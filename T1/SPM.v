==> flow/design.v <==
`timescale 1ns/1ps
`default_nettype none
module CSADD(clk, rst, x, y, sum);
    input clk, rst;
    input x, y;
    output reg sum;
    reg sc;
    wire hsum1, hco1;
    assign hsum1 = y ^ sc;
    assign hco1 = y & sc;
    wire hsum2, hco2;
    assign hsum2 = x ^ hsum1;
    assign hco2 = x & hsum1;
    always @(posedge clk or posedge rst) begin
        if (rst) begin
            sum <= 1'b0;
            sc <= 1'b0;
        end
        else begin
            sum <= hsum2;
            sc <= hco1 ^ hco2;
        end
    end
endmodule
`timescale 1ns/1ps
`default_nettype none
module SPM(clk, rst, X, y, p);
    parameter SIZE = 32;
    input clk, rst;
    input y;
    input[SIZE-1 : 0] X;
    output p;
    wire[SIZE-1 : 1] pp;
    wire[SIZE-1 : 0] xy;
    genvar i;
    CSADD csa0 (.clk(clk), .rst(rst), .x(X[0]&y), .y(pp[1]), .sum(p));
    generate 
        for(i=1; i<SIZE-1; i=i+1) begin
            CSADD csa (.clk(clk), .rst(rst), .x(X[i]&y), .y(pp[i+1]), .sum(pp[i]));
        end 
    endgenerate
    TCMP tcmp (.clk(clk), .rst(rst), .a(X[SIZE-1]&y), .s(pp[SIZE-1]));
endmodule
`timescale 1ns/1ps
`default_nettype none
module TCMP(clk, rst, a, s);
    input clk, rst;
    input a;
    output reg s;
    reg z;
    always @(posedge clk or posedge rst) begin
        if (rst) begin
            s <= 1'b0;
            z <= 1'b0;
        end
        else begin
            z <= a | z;
            s <= a ^ z;
        end
    end
endmodule
==> From RTL to reports: SPM <==
What the tools print for SPM, step after step.
Lines are those of the file above, counted from 1.
Library cell names are shortened.
{ "design": {"top_module": "SPM", "clk_port": "clk", "library": "sky130hd", "lib_corner": "tt_025C_1v80"} }

==> Word level <==
Source: Yosys, flattened and elaborated, memories not mapped. Widths are those after wreduce; folded enables and synchronous resets count as part of the registers. Registers that Yosys merges into a memory's read port (data or address) are not register bits. Print and check cells do not count. Equal cells are merged and count once.
{ "word_totals": {"ff_bits": 64, "latchBits": 0, "mem_bits_rw": 0, "rom_bits": 0, "clocked_rd_ports_x_width": 0, "n_memories": 0, "input_bits": 35, "wordCells": 253} }
{ "op_classes": {"n_addsub": 0, "n_mul": 0, "div_mod_pow": 0, "n_cmp": 0, "equal": 0, "shift": 0, "n_mux": 0, "logic": 189, "reduce_and_logical": 0} }
{ "ops": {"columns": ["op", "count"], "rows": [
  ["AND 1 bit", 94],
  ["XOR 1 bit", 94],
  ["OR 1 bit", 1]
]} }

==> Longest topological paths <==
Depth = most cells in a row (Yosys ltp): at word level without a register or memory, in the mapped netlist without a sequential cell, where the memories' decode and read muxes count.
{ "depth": {"ltp_word": 3, "abc_area": 0, "ltp_mapped": 4, "ltp_nobuf": 3} }

==> Mapped cells and area <==
Yosys stat after the flow's synthesis: flattened, memories mapped to cells. It holds for the ABC_AREA given above (unset counts as 0); a run with the other value may have another netlist.
{ "types": {"columns": ["type", "count", "type_area_um2"], "rows": [
  ["dfrtp_1", 64, 1.6E+03],
  ["fa_1", 31, 620.595],
  ["and2_1", 31, 193.936],
  ["ha_1", 1, 12.512],
  ["inv_1", 3, 11.261],
  ["clkbuf_2", 2, 10.01],
  ["buf_2", 1, 5.005],
  ["nand2_1", 1, 3.754]
]} }
{ "synth_totals": {"mapped_cells": 134, "area_um2": 2458.6, "seqArea_um2": 1601.5, "ffs": 64, "buf_cells": 3} }
By module: a second synthesis without flattening, with its own total; a netlist apart from the flattened one above.
{ "hier_totals": {"cells_unflattened": 166, "area_unflattened_um2": 2621.3} }
Rows give one instance, submodules left out.
{ "by_module": {"columns": ["module", "instances", "n_cells", "area_um2"], "rows": [
  ["CSADD", 31, 4, 73.8],
  ["SPM", 1, 35, 255.2],
  ["TCMP", 1, 7, 77.6]
]} }

==> Worst setup path after synthesis <==
Path of least setup slack by OpenSTA after synthesis, without wires, with an ideal clock, recovery checks aside; 20% of the period is set as input and as output delay. Where synthesis merged equal registers, the netlist keeps one of their names.
{ "synth_timing": {"kind": "input to register", "startpoint": "in y", "endpoint": "reg genblk1[16].csa.sum", "period_ns": 1.49, "input_delay_ns": 0.298, "setup_ns": 0.136, "launch_ns": 0.298, "t_arrival_ns": 1.031, "t_required_ns": 1.354, "path_slack_ns": 0.324, "delay_ns": 0.869, "stages": 3, "path_buffers": 1, "synth_period_reached_ns": 1.166} }
"delay_ns" = arrival - input delay + setup time.
"stages": output pins that drive a net of the path, with the launching flip-flop's if there is one; two outputs of one cell count as two.
"synth_period_reached_ns" = period - worst setup slack (recovery checks aside). The figure is calculated, with input and output delays left at 20% of the set period.
Between the ends stands the longest chain of elaborated cells between them, by number of cells; it is not shown to be the way that was timed. Of several equally long chains one is given.
Each line given opens the expression or statement behind the cell; cells for indexed reads and writes are added by Yosys, which also makes memories of some case tables.
{ "synth_via": {"path_cell_list": "buf_2 and2_1 fa_1", "elab_chain_len": 2, "cone_cells": 2, "classes_between": "2 x logic"} }
{ "synth_rtl": {"columns": ["element", "line_no", "text"], "rows": [
  ["start: declaration", 30, "input y;"],
  ["AND 1 bit", 39, "CSADD csa (.clk(clk), .rst(rst), .x(X[i]&y), .y(pp[i+1]), .sum(pp[i]));"],
  ["XOR 1 bit", 12, "assign hsum2 = x ^ hsum1;"],
  ["end: assignment", 16, "sum <= 1'b0;"],
  ["end: assignment", 20, "sum <= hsum2;"],
  ["end: declaration", 6, "output reg sum;"]
]} }

==> Worst path after layout <==
From the final timing report of run A: the path of least setup slack in the routed layout; clock arrival at registers is part of the times.
{ "layout_timing": {"kind": "input to register", "startpoint": "in X[29]", "endpoint": "reg genblk1[29].csa.sum", "period_ns": 0.843, "input_delay_ns": 0.17, "setup_ns": 0.06, "launch_ns": 0.17, "t_arrival_ns": 1.28, "t_required_ns": 1.12, "path_slack_ns": -0.16, "stages": 3, "path_buffers": 1} }
Between the ends stands the longest chain of elaborated cells between them, by number of cells; it is not shown to be the way that was timed. Of several equally long chains one is given.
{ "layout_via": {"path_cell_list": "clkdlybuf4s50_1 and2_4 fa_2", "elab_chain_len": 2, "cone_cells": 2, "classes_between": "2 x logic"} }
{ "layout_rtl": {"columns": ["element", "line_no", "text"], "rows": [
  ["start: declaration", 31, "input[SIZE-1 : 0] X;"],
  ["AND 1 bit", 39, "CSADD csa (.clk(clk), .rst(rst), .x(X[i]&y), .y(pp[i+1]), .sum(pp[i]));"],
  ["XOR 1 bit", 12, "assign hsum2 = x ^ hsum1;"],
  ["end: assignment", 16, "sum <= 1'b0;"],
  ["end: assignment", 20, "sum <= hsum2;"],
  ["end: declaration", 6, "output reg sum;"]
]} }

Measured results for SPM: 2 stored runs of the Yosys and OpenROAD flow on sky130hd. The settings differ; the order carries no meaning. The constraints put input and output delay at 20% of the set period each and load the outputs with 0.01 pF.
"achieved clock period (ns)" = clock period - worst setup slack. The figure is calculated, with input and output delays left at 20% of the set period.
"worst setup path time (ns)" = time allowed to the worst setup path (clock period - input delay - output delay, where it has them) - its slack; a late launch clock adds to it, a late capture clock takes from it.
"finish__power__total" is the tool's figure for a default switching activity; nothing was simulated.

settings of run A
{
  "period_ns": 0.843,
  "CORE_UTILIZATION": 42,
  "PLACE_DENSITY": 0.36,
  "CORE_ASPECT_RATIO": 1.07,
  "TNS_END_PERCENT": 65,
  "ABC_AREA": 0,
  "GPL_TIMING_DRIVEN": 1,
  "CAP_MARGIN": 5,
  "MIN_ROUTING_LAYER": "met2",
  "CORE_MARGIN": 2,
  "SLEW_MARGIN": 20
}
report of run A
yosys chip area after synthesis (um^2): 2458.6
finish__design__die__area: 6482.4
finish__design__instance__area__stdcell: 3350.7
finish__design__instance__utilization: 0.5978
finish__timing__setup__ws: -0.164
finish__timing__setup__tns: -4.886
finish__timing__hold__ws: 0.261
finish__power__total: 9.739e-03
achieved clock period (ns): 1.007
worst setup path time (ns): 0.84
worst setup path kind: input to register

settings of run B
{
  "period_ns": 1.46,
  "CORE_UTILIZATION": 47,
  "SETUP_SLACK_MARGIN": -0.07,
  "PLACE_DENSITY_LB_ADDON": 0.16,
  "HOLD_SLACK_MARGIN": -0.02,
  "CORE_MARGIN": 10,
  "CELL_PAD_IN_SITES_DETAIL_PLACEMENT": 0,
  "ABC_AREA": 0,
  "CTS_CLUSTER_DIAMETER": 255,
  "MIN_ROUTING_LAYER": "met1",
  "CAP_MARGIN": 20,
  "SLEW_MARGIN": 20
}
report of run B
yosys chip area after synthesis (um^2): 2458.6
finish__design__die__area: 8523.9
finish__design__instance__area__stdcell: 3086.7
finish__design__instance__utilization: 0.6082
finish__timing__setup__ws: 0.004
finish__timing__setup__tns: 0.000
finish__timing__hold__ws: 0.287
finish__power__total: 5.127e-03
achieved clock period (ns): 1.456
worst setup path time (ns): 1.16
worst setup path kind: register to output
